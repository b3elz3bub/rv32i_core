==> flow/design.v <==
module uart_peripheral #(
    parameter CLKS_PER_BIT = 87,
    parameter UART_DATA_ADDR   = 32'h00003000,
    parameter UART_STATUS_ADDR = 32'h00003004
)(
    input clk,
    input rst,
    input bus_enable,
    input [31:0] bus_addr,
    input [31:0] bus_write_data,
    input bus_write_en,
    input bus_read_en,
    output reg [31:0] bus_read_data,
    input rx_pin,
    output tx_pin,
    output [7:0] dma_rx_byte,
    output dma_rx_valid
);
    wire [7:0] rx_byte_raw;
    wire       rx_valid_raw;
    reg  [7:0] rx_data_reg;
    reg        rx_ready;
    reg        tx_en;
    reg  [7:0] tx_byte;
    wire       tx_busy;
    wire is_uart_data   = (bus_addr == UART_DATA_ADDR);
    wire is_uart_status = (bus_addr == UART_STATUS_ADDR);
    uart_rx #(
        .CLKS_PER_BIT(CLKS_PER_BIT)
    ) uart_rx_inst (
        .clk(clk),
        .rx_pin(rx_pin),
        .rx_byte(rx_byte_raw),
        .rx_valid(rx_valid_raw)
    );
    uart_tx #(
        .CLKS_PER_BIT(CLKS_PER_BIT)
    ) uart_tx_inst (
        .clk(clk),
        .tx_en(tx_en),
        .tx_byte(tx_byte),
        .tx_pin(tx_pin),
        .tx_busy(tx_busy)
    );
    assign dma_rx_byte = rx_byte_raw;
    assign dma_rx_valid = rx_valid_raw;
    always @(*) begin
        tx_en = 1'b0;
        tx_byte = bus_write_data[7:0];
        if (bus_enable && bus_write_en && is_uart_data && !tx_busy) begin
            tx_en = 1'b1;
        end
    end
    always @(*) begin
        if (bus_enable && is_uart_data) begin
            bus_read_data = {24'b0, rx_data_reg};
        end else if (bus_enable && is_uart_status) begin
            bus_read_data = {30'b0, tx_busy, rx_ready};
        end else begin
            bus_read_data = 32'h00000000;
        end
    end
    always @(posedge clk) begin
        if (rst) begin
            rx_data_reg <= 8'd0;
            rx_ready <= 1'b0;
        end else begin
            if (rx_valid_raw) begin
                rx_data_reg <= rx_byte_raw;
                rx_ready <= 1'b1;
            end
            if (bus_enable && bus_read_en && is_uart_data) begin
                rx_ready <= 1'b0;
            end
        end
    end
endmodule
module uart_rx #(
    parameter CLKS_PER_BIT = 87
)(
    input            clk,
    input            rx_pin,
    output reg [7:0] rx_byte,
    output reg       rx_valid
);
    parameter IDLE = 2'b00, START = 2'b01, DATA = 2'b10, STOP = 2'b11;
    reg [1:0] state = IDLE;
    reg [15:0] clock_count = 0;
    reg [2:0]  bit_index = 0;
    always @(posedge clk) begin
        rx_valid <= 1'b0;
        case (state)
            IDLE: begin
                clock_count <= 0;
                bit_index <= 0;
                if (rx_pin == 1'b0) state <= START;  
            end
            START: begin
                if (clock_count == (CLKS_PER_BIT/2)) begin
                    if (rx_pin == 1'b0) begin
                        clock_count <= 0;
                        state <= DATA;
                    end else state <= IDLE;
                end else clock_count <= clock_count + 1;
            end
            DATA: begin
                if (clock_count == CLKS_PER_BIT - 1) begin
                    clock_count <= 0;
                    rx_byte[bit_index] <= rx_pin;
                    if (bit_index < 7) bit_index <= bit_index + 1;
                    else state <= STOP;
                end else clock_count <= clock_count + 1;
            end
            STOP: begin
                if (clock_count == CLKS_PER_BIT - 1) begin
                    rx_valid <= 1'b1;
                    state <= IDLE;
                end else clock_count <= clock_count + 1;
            end
            default: state <= IDLE;
        endcase
    end
endmodule
module uart_tx #(
    parameter CLKS_PER_BIT = 87
)(
    input       clk,
    input       tx_en,
    input [7:0] tx_byte,
    output reg  tx_pin = 1'b1,
    output reg  tx_busy = 1'b0
);
    parameter IDLE = 2'b00, START = 2'b01, DATA = 2'b10, STOP = 2'b11;
    reg [1:0] state = IDLE;
    reg [15:0] clock_count = 0;
    reg [2:0]  bit_index = 0;
    reg [7:0]  data_reg = 0;
    always @(posedge clk) begin
        case (state)
            IDLE: begin
                tx_pin <= 1'b1;
                tx_busy <= 1'b0;
                clock_count <= 0;
                bit_index <= 0;
                if (tx_en) begin
                    data_reg <= tx_byte;
                    tx_busy <= 1'b1;
                    state <= START;
                end
            end
            START: begin
                tx_pin <= 1'b0;  
                if (clock_count == CLKS_PER_BIT - 1) begin
                    clock_count <= 0;
                    state <= DATA;
                end else clock_count <= clock_count + 1;
            end
            DATA: begin
                tx_pin <= data_reg[bit_index];
                if (clock_count == CLKS_PER_BIT - 1) begin
                    clock_count <= 0;
                    if (bit_index < 7) bit_index <= bit_index + 1;
                    else state <= STOP;
                end else clock_count <= clock_count + 1;
            end
            STOP: begin
                tx_pin <= 1'b1;  
                if (clock_count == CLKS_PER_BIT - 1) begin
                    state <= IDLE;
                end else clock_count <= clock_count + 1;
            end
            default: state <= IDLE;
        endcase
    end
endmodule
# Step by step through the tools: uart_peripheral
# Tool output for the design above, in the order of the flow.
# Line numbers count from 1 in the design file above.
# A cell with n/a has no value.
[design] top="uart_peripheral" clk_port="clk" cell_library="sky130hd" lib_corner="tt_025C_1v80"

# Word-level counts
# Source: Yosys, flattened and elaborated, memories not mapped. Widths are those after wreduce. Registers that Yosys merges into a memory's read port (data or address) are not register bits. Print and check cells do not count. Equal cells are merged and count once.
[bits] out_inout_bits=42 ff_bits=70 elab_cells=114 inputBits=70
[classes] n_eq=26 shift=3 logic=4 n_reduce_logical=26 cmp=2 mux=35 add_sub_neg=5
[op_table] cell="2-to-1 mux 16 bit" count=6
[op_table] cell="equality test 32 x 14 -> 1 bit with constant B" count=2
[op_table] cell="parallel mux 16 bit (select 4 bit)" count=1
[op_table] cell="parallel mux 16 bit (select 3 bit)" count=1
[op_table] cell="adder 16 x 1 -> 16 bit with constant B" count=2
[op_table] cell="equality test 16 x 7 -> 1 bit with constant B" count=2
[op_table] cell="2-to-1 mux 2 bit" count=12
[op_table] cell="2-to-1 mux 8 bit" count=3
[op_table] cell="equality test 16 x 6 -> 1 bit with constant B" count=1
[op_table] cell="!= test 2 x 1 -> 1 bit with constant B" count=8
[op_table] cell="parallel mux 2 bit (select 4 bit)" count=2
[op_table] cell="!= test 2 bit with constant B" count=6
[op_table] cell="AND reduction 6 bit" count=2
[op_table] cell="parallel mux 3 bit (select 2 bit)" count=2
[op_table] cell="2-to-1 mux 3 bit" count=4
[op_table] cell="AND reduction 3 bit" count=3
[op_table] cell="variable shift 1 x 4 -> 8 bit" count=1
[op_table] cell="variable shift 1 x 4 -> 8 bit with constant A" count=1
[op_table] cell="equality test 2 bit with constant B" count=4
[op_table] cell="nonzero test 4 bit" count=2
[op_table] cell="variable part select 8 x 3 -> 1 bit" count=1
[op_table] cell="bitwise AND 8 bit" count=1
[op_table] cell="bitwise OR 8 bit" count=1
[op_table] cell="inverter 8 bit" count=1
[op_table] cell="logical AND 1 bit" count=7
[op_table] cell="AND reduction 2 bit" count=3
[op_table] cell="OR reduction 2 bit" count=3
[op_table] cell="adder 3 x 1 -> 3 bit with constant B" count=2
# Other operator kinds: 11; their cells: 17.

# Depth
# Depth = most cells in a row (Yosys ltp): at word level without a register or memory, in the mapped netlist without a sequential cell, where the memories' decode and read muxes count.
[depth] ltp_word=7 ABC_AREA=0 depth_mapped=7

# Netlist
# Yosys stat after the flow's synthesis: flattened, memories mapped to cells. It holds for the ABC_AREA given above (unset counts as 0); a run with the other value may have another netlist.
[synth_totals] mapped_area_um2=3962.6 flip_flops=70 mapped_cells=368
[types] type="sky130_fd_sc_hd__edfxtp_1" count=59 area_total_um2=1.77E+03
[types] type="sky130_fd_sc_hd__dfxtp_1" count=11 area_total_um2=220.211
[types] type="sky130_fd_sc_hd__nor3_1" count=42 area_total_um2=210.202
[types] type="sky130_fd_sc_hd__buf_4" count=25 area_total_um2=187.68
[types] type="sky130_fd_sc_hd__ha_1" count=13 area_total_um2=162.656
[types] type="sky130_fd_sc_hd__xnor2_1" count=18 area_total_um2=157.651
[types] type="sky130_fd_sc_hd__mux2i_1" count=12 area_total_um2=120.115
[types] type="sky130_fd_sc_hd__nor4_1" count=16 area_total_um2=100.096
[types] type="sky130_fd_sc_hd__xor2_1" count=11 area_total_um2=96.342
[types] type="sky130_fd_sc_hd__nand2_1" count=23 area_total_um2=86.333
[types] type="sky130_fd_sc_hd__nor2_1" count=22 area_total_um2=82.579
[types] type="sky130_fd_sc_hd__nand3_1" count=15 area_total_um2=75.072
[types] type="sky130_fd_sc_hd__nand4_1" count=9 area_total_um2=56.304
[types] type="sky130_fd_sc_hd__and2_1" count=8 area_total_um2=50.048
[types] type="sky130_fd_sc_hd__o21ai_0" count=10 area_total_um2=50.048
[types] type="sky130_fd_sc_hd__inv_1" count=13 area_total_um2=48.797
[types] type="sky130_fd_sc_hd__a21oi_1" count=6 area_total_um2=30.029
[types] type="sky130_fd_sc_hd__and4_1" count=3 area_total_um2=26.275
# Other cell types: 33; their cells: 52.
# The figures by module come from a second, unflattened synthesis with its own total; it is not the netlist above.
[hier_totals] hier_cells=372 hier_area_um2=4107.7
# Each row is one instance without its submodules.
[modules] mod="uart_rx #(CLKS_PER_BIT=87)" seq_area_um2=890.9 area_um2=1744.2 instances=1 cells=163
[modules] mod="uart_tx #(CLKS_PER_BIT=87)" seq_area_um2=920.9 area_um2=1632.8 instances=1 cells=130
[modules] mod="uart_peripheral" seq_area_um2=180.2 area_um2=730.7 instances=1 cells=79

# Worst setup path after synthesis
# Source: OpenSTA report_checks on the synthesized netlist (no wires, ideal clock, input and output delay 20% of the period each), path of least setup slack; recovery checks are left aside. Register names are those of the netlist, which keeps one name where synthesis merged equal registers.
[synth_path] path_type="register to register" from="register uart_rx_inst.clock_count[0]" to="register uart_rx_inst.clock_count[0]" t_required_ns=2.919 tclk_ns=3.33 slack_ns=0.638 t_first_pin_ns=0.000 delay_ns=2.691 t_arrival_ns=2.280 stages=6 path_buffers=0 setup_time_ns=0.411 period_less_setup_slack_ns=2.692
# "delay_ns" is the arrival time less input delay plus setup time.
# "stages": output pins that drive a net of the path, with the launching flip-flop's if there is one; two outputs of one cell count as two.
# "period_less_setup_slack_ns" = period - worst setup slack (recovery checks aside). The figure is calculated, with input and output delays left at 20% of the set period.
# The rows between start and end are the longest chain of elaborated cells between them; the timing report does not say that the signal goes this way. Where chains are equally long, one stands for them.
# Each line given opens the expression or statement behind the cell; cells for indexed reads and writes are added by Yosys, which also makes memories of some case tables.
# A register here has more assigning lines than the two given.
# The path ends at the enable pin of a flip-flop; only ways to that pin are counted.
[synth_via] path_cell_list="sky130_fd_sc_hd__edfxtp_1 -> sky130_fd_sc_hd__ha_1 -> sky130_fd_sc_hd__nand3_1 -> sky130_fd_sc_hd__or4_4 -> sky130_fd_sc_hd__nor4_1 -> sky130_fd_sc_hd__o21ai_0" elab_chain_len=3 cone_cells=5
[synth_rtl] item="start: declaration" line_no=88 rtl="reg [15:0] clock_count = 0;"
[synth_rtl] item="start: assignment" line_no=104 rtl="end else clock_count <= clock_count + 1;"
[synth_rtl] item="start: assignment" line_no=112 rtl="end else clock_count <= clock_count + 1;"
[synth_rtl] item="equality test 16 x 7 -> 1 bit" line_no=107 rtl="if (clock_count == CLKS_PER_BIT - 1) begin"
[synth_rtl] item="!= test 2 bit"
[synth_rtl] item="AND reduction 3 bit"
[synth_rtl] item="end: assignment" line_no=104
[synth_rtl] item="end: assignment" line_no=112
[synth_rtl] item="end: declaration" line_no=88

# Path in the finished layout
# From the final timing report of run 1: the path of least setup slack in the routed layout; clock arrival at registers is part of the times.
[layout_path] path_type="input to output" from="input port bus_addr[21]" to="output port bus_read_data[4]" t_first_pin_ns=0.42 output_delay_ns=0.42 path_buffers=4 tclk_ns=2.11 slack_ns=-0.02 input_delay_ns=0.42 t_arrival_ns=1.71 t_required_ns=1.69 stages=8
# The rows between start and end are the longest chain of elaborated cells between them; the timing report does not say that the signal goes this way. Where chains are equally long, one stands for them.
[layout_via] path_cell_list="sky130_fd_sc_hd__buf_6 -> sky130_fd_sc_hd__nor4_4 -> sky130_fd_sc_hd__nand4_1 -> sky130_fd_sc_hd__nor3_2 -> sky130_fd_sc_hd__buf_4 -> sky130_fd_sc_hd__buf_6 -> sky130_fd_sc_hd__and2_4 -> sky130_fd_sc_hd__buf_6" elab_chain_len=3 cone_cells=3 cone_lines=2
[layout_rtl] item="start: declaration" line_no=9 rtl="input [31:0] bus_addr,"
[layout_rtl] item="equality test 32 x 14 -> 1 bit" line_no=26 rtl="wire is_uart_data   = (bus_addr == UART_DATA_ADDR);"
[layout_rtl] item="logical AND 1 bit" line_no=55 rtl="if (bus_enable && is_uart_data) begin"
[layout_rtl] item="2-to-1 mux 8 bit" line_no=55
[layout_rtl] item="end: declaration" line_no=13 rtl="output reg [31:0] bus_read_data,"

# Measured results for uart_peripheral: 2 stored runs of the Yosys and OpenROAD flow on sky130hd. The settings differ; the order carries no meaning. The constraints put input and output delay at 20% of the set period each and load the outputs with 0.01 pF.
# "period_reached_ns" = clock period - worst setup slack. The figure is calculated, with input and output delays left at 20% of the set period.
# "worstPathTime_ns" means the part of the period allowed to the worst setup path (the constraints hold back 20% at inputs and 20% at outputs) less its slack; where the path has registers, the arrival times of their clocks count too.
# "total_power_mw": no workload was simulated; the value follows from the tool's default switching activity.
run="run 1" settings period_ns=2.11 CORE_UTILIZATION=49 HOLD_SLACK_MARGIN=0.11 CORE_MARGIN=8 CTS_CLUSTER_DIAMETER=132 CAP_MARGIN=10 SLEW_MARGIN=15 MIN_ROUTING_LAYER="met1"
run="run 1" results finish.utilization_pct=64.8 design_die_area_um2=11220.1 final_hold_ws_ns=0.495 layout_stdcell_area_um2=5191.2 synthArea_um2=3962.6 period_reached_ns=2.131 total_power_mw=2.669 worstPathTime_ns=1.29 critical_path_kind="input to output" final_setup_tns_ns=-0.071 worstSetupSlack_ns=-0.021
run="run 2" settings period_ns=2.5 CORE_UTILIZATION=46 PLACE_DENSITY_LB_ADDON=0.21 CORE_MARGIN=9 ABC_AREA=0 GPL_TIMING_DRIVEN=1 GPL_ROUTABILITY_DRIVEN=0 CTS_CLUSTER_SIZE=18 CAP_MARGIN=15 SLEW_MARGIN=35
run="run 2" results finish.utilization_pct=59.6 design_die_area_um2=12278.9 final_hold_ws_ns=0.498 layout_stdcell_area_um2=4946.0 synthArea_um2=3962.6 period_reached_ns=2.429 total_power_mw=2.237 worstPathTime_ns=1.43 critical_path_kind="input to output" final_setup_tns_ns=0.000 worstSetupSlack_ns=0.071
