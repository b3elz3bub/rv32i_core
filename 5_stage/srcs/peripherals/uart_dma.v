==> flow/design.v <==
module uart_dma(
    input clk,
    input rst,
    input toggle,    
    input [7:0] rx_byte,
    input rx_valid,
    output reg imem_load,
    output reg [31:0] imem_addr,
    output reg [31:0] imem_data,
    output reg addr_captured
);
    reg [1:0]  addr_byte_count;
    reg [1:0]  data_byte_count;
    reg [31:0] addr_shift_reg;
    reg [31:0] data_shift_reg;
    reg [31:0] next_imem_addr;
    reg        write_pending;
    always @(posedge clk) begin
        imem_load <= 1'b0;
        if (rst) begin
            imem_load <= 1'b0;
            imem_addr <= 32'd0;
            imem_data <= 32'd0;
            addr_captured <= 1'b0;
            addr_byte_count <= 2'd0;
            data_byte_count <= 2'd0;
            addr_shift_reg <= 32'd0;
            data_shift_reg <= 32'd0;
            next_imem_addr <= 32'd0;
            write_pending <= 1'b0;
        end else if (!toggle) begin
            imem_addr <= 32'd0;
            imem_data <= 32'd0;
            addr_captured <= 1'b0;
            addr_byte_count <= 2'd0;
            data_byte_count <= 2'd0;
            addr_shift_reg <= 32'd0;
            data_shift_reg <= 32'd0;
            next_imem_addr <= 32'd0;
            write_pending <= 1'b0;
        end else begin
            if (write_pending) begin
                imem_load <= 1'b1;
                write_pending <= 1'b0;
            end
            if (rx_valid) begin
                if (!addr_captured) begin
                    addr_shift_reg <= {addr_shift_reg[23:0], rx_byte};
                    if (addr_byte_count == 2'd3) begin
                        next_imem_addr <= {addr_shift_reg[23:0], rx_byte};
                        addr_captured <= 1'b1;
                        addr_byte_count <= 2'd0;
                    end else begin
                        addr_byte_count <= addr_byte_count + 2'd1;
                    end
                end else begin
                    data_shift_reg <= {data_shift_reg[23:0], rx_byte};
                    if (data_byte_count == 2'd3) begin
                        imem_addr <= next_imem_addr;
                        imem_data <= {data_shift_reg[23:0], rx_byte};
                        next_imem_addr <= next_imem_addr + 32'd4;
                        write_pending <= 1'b1;
                        data_byte_count <= 2'd0;
                    end else begin
                        data_byte_count <= data_byte_count + 2'd1;
                    end
                end
            end
        end
    end
endmodule
# Step by step through the tools: uart_dma
# The steps from the RTL of uart_dma to its reports follow in flow order.
# Lines are those of the file above, counted from 1.
# Cell names lack the library's common part.
setup:
  top_module: "uart_dma"
  clock_port: "clk"
  lib: "sky130hd"
  pvt_corner: "tt_025C_1v80"

# Elaborated design
# Source: Yosys, flattened and elaborated, memories not mapped. Widths are those after wreduce. Registers that Yosys merges into a memory's read port (data or address) are not register bits. Print and check cells do not count. Equal cells are merged and count once.
word_totals:
  register_bits: 151
  out_inout_bits: 66
classes:
  add_sub_neg: 3
  eq_ne: 3
  n_mux: 9
  n_logic: 3
  n_reduce_logical: 7
op_table:
  columns: ["operator", "count"]
  rows:
  - ["two-way mux 32 bit", 3]
  - ["adder 32 x 3 -> 32 bit (second input constant)", 1]
  - ["AND reduction 3 bit", 2]
  - ["adder 2 x 1 -> 2 bit (second input constant)", 2]
  - ["equality test 2 bit (second input constant)", 2]
  - ["AND reduction 2 bit", 2]
  - ["OR reduction 4 bit", 1]
  - ["two-way mux 2 bit", 2]
  - ["two-way mux 1 bit", 4]
  - ["inverter 1 bit", 3]
  - ["inequality test 2 x 1 -> 1 bit (second input constant)", 1]
  - ["nonzero test 2 bit", 1]
  - ["OR reduction 2 bit", 1]

# Depth
# Longest topological path by Yosys (ltp), each cell counted once; first at word level (registers and memories cut), then after technology mapping (sequential cells cut; the memories' decode and read muxes count).
depth:
  depth_word: 3
  abc_area: 0
  depth_mapped: 8
  ltp_nobuf: 6

# Mapped cells and area
# Source: synth_stat.txt of the flow (Yosys; design flattened, memories mapped). It holds for the ABC_AREA given above (unset counts as 0); a run with the other value may have another netlist.
# Totals and module areas in this step are rounded.
types:
  columns: ["cell", "count", "area_total_um2"]
  rows:
  - ["dfxtp_1", 151, 3.02E+03]
  - ["nand2_1", 261, 979.69]
  - ["a21oi_1", 146, 730.701]
  - ["clkbuf_1", 40, 150.144]
  - ["o21ai_0", 18, 90.086]
  - ["a22oi_1", 11, 82.579]
  - ["nor4_1", 11, 68.816]
  - ["mux2_2", 6, 67.565]
  - ["nand3_1", 12, 60.058]
  - ["nor2_1", 16, 60.058]
  - ["and3_1", 8, 50.048]
  - ["and4_2", 5, 50.048]
  - ["nor3_1", 9, 45.043]
  - ["a31oi_1", 7, 43.792]
  - ["and2_1", 7, 43.792]
  - ["nor2b_1", 7, 43.792]
  - ["or3_1", 7, 43.792]
  - ["mux2i_1", 4, 40.038]
# Other cell types: 32; their cells: 72.
mapped:
  mapped_cells: 798
  synth_area_um2: 6200
  sequential_area_um2: 3000
  ffs: 151

# Path before layout
# Path of least setup slack by OpenSTA after synthesis, without wires, with an ideal clock, recovery checks aside; 20% of the period is set as input and as output delay. Where synthesis merged equal registers, the netlist keeps one of their names.
synth_timing:
  path_kind: "register to register"
  startpoint: "reg next_imem_addr[2]"
  endpoint: "reg next_imem_addr[28]"
  tclk_ps: 2780
  arrival_ps: 1846
  required_time_ps: 2710
  path_slack_ps: 863
  path_delay_ps: 1916
  driving_pins: 7
  path_buffers: 0
  period_less_setup_slack_ps: 1917
# "path_delay_ps" = arrival - input delay + setup time.
# "driving_pins": output pins that drive a net of the path, with the launching flip-flop's if there is one; two outputs of one cell count as two.
# "period_less_setup_slack_ps" = period - worst setup slack (recovery checks aside). The figure is calculated, with input and output delays left at 20% of the set period.
# Between the ends stands the longest chain of elaborated cells between them, by number of cells; it is not shown to be the way that was timed. Of several equally long chains one is given.
# Each line given opens the expression or statement behind the cell; cells for indexed reads and writes are added by Yosys, which also makes memories of some case tables.
# At most two assigning lines are given for a register; there are more.
synth_via:
  path_cell_list: "dfxtp_1 -> ha_1 -> nand2_1 -> nor4b_4 -> nor4b_1 -> mux2_2 -> a21oi_1"
  elab_chain_len: 3
synth_rtl:
  columns: ["element", "line_no", "rtl"]
  rows:
  - ["start, declared", 16, "reg [31:0] next_imem_addr;"]
  - ["start, assigned", 50, "next_imem_addr <= {addr_shift_reg[23:0], rx_byte};"]
  - ["start, assigned", 61, "next_imem_addr <= next_imem_addr + 32'd4;"]
  - ["adder 32 x 3 -> 32 bit", 61, null]
  - ["two-way mux 32 bit", 58, "if (data_byte_count == 2'd3) begin"]
  - ["two-way mux 32 bit", 47, "if (!addr_captured) begin"]
  - ["end, assigned", 50, null]
  - ["end, assigned", 61, null]
  - ["end, declared", 16, null]

# Timing after layout
# Path of least setup slack in the final report of flow run B (OpenROAD, finished layout, wires in). Where an end is a register, its clock arrival counts in the times.
# The report prints the path's times to 10 ps; the period is as set.
layout_timing:
  path_kind: "register to register"
  startpoint: "reg next_imem_addr[5]"
  endpoint: "reg next_imem_addr[15]"
  tclk_ps: 1710
  arrival_ps: 2130
  required_time_ps: 2070
  path_slack_ps: -60
  driving_pins: 7
  path_buffers: 1
# Between the ends stands the longest chain of elaborated cells between them, by number of cells; it is not shown to be the way that was timed. Of several equally long chains one is given.
# At most two assigning lines are given for a register; there are more.
layout_via:
  path_cell_list: "dfxtp_2 -> and3_4 -> nand4_4 -> buf_4 -> nor4_2 -> mux2_2 -> a21oi_2"
  elab_chain_len: 3
layout_rtl:
  columns: ["element", "line_no", "rtl"]
  rows:
  - ["start, declared", 16, "reg [31:0] next_imem_addr;"]
  - ["start, assigned", 50, "next_imem_addr <= {addr_shift_reg[23:0], rx_byte};"]
  - ["start, assigned", 61, "next_imem_addr <= next_imem_addr + 32'd4;"]
  - ["adder 32 x 3 -> 32 bit", 61, null]
  - ["two-way mux 32 bit", 58, "if (data_byte_count == 2'd3) begin"]
  - ["two-way mux 32 bit", 47, "if (!addr_captured) begin"]
  - ["end, assigned", 50, null]
  - ["end, assigned", 61, null]
  - ["end, declared", 16, null]

# Record of 2 stored runs of the RTL-to-layout flow on uart_dma, platform sky130hd. The runs are unordered. Constraints: input delay and output delay 20% of the set period each, output load 0.01 pF.
# "achieved_period_ps": clock period set for the run, less the worst setup slack. It is reckoned from that one timing run; input and output delays stay at 20% of the period that was set.
# "timing.worst_path_ps" is the time allowed to the run's worst setup path (the clock period less input and output delay, where it has them) less its slack. Clock arrival times count: a late capture clock shortens it, a late launch clock lengthens it.
# "power_total_w": no workload was simulated; the value follows from the tool's default switching activity.
# "timing.worst_path_ps" is known to 10 ps.
# Measured values are rounded.
runs:
  - name: "flow run A"
    settings:
      period_ns: 3.55
      CORE_UTILIZATION: 50
      SETUP_SLACK_MARGIN: 0.23
      PLACE_DENSITY_LB_ADDON: 0.01
      CELL_PAD_IN_SITES_GLOBAL_PLACEMENT: 3
      CTS_CLUSTER_SIZE: 27
      CAP_MARGIN: 0
      MAX_ROUTING_LAYER: "met5"
      CORE_MARGIN: 2
      SLEW_MARGIN: 20
    outcome: "stopped before the end: placement reported FLW-0024"
  - name: "flow run B"
    settings:
      period_ns: 1.71
      CAP_MARGIN: 20
      CORE_MARGIN: 2
      CORE_UTILIZATION: 40
      SLEW_MARGIN: 20
    results:
      synthArea_um2: 6200
      design.die.area_um2: 17000
      finish.stdcell_area_um2: 8900
      finish.utilization_frac: 0.58
      fin_ws_ps: -64
      tns_ps: -310
      final_hold_ws_ps: 450
      power_total_w: 0.0073
      achieved_period_ps: 1774
      timing.worst_path_ps: 1770
      timing.worst_path_kind: "register to register"
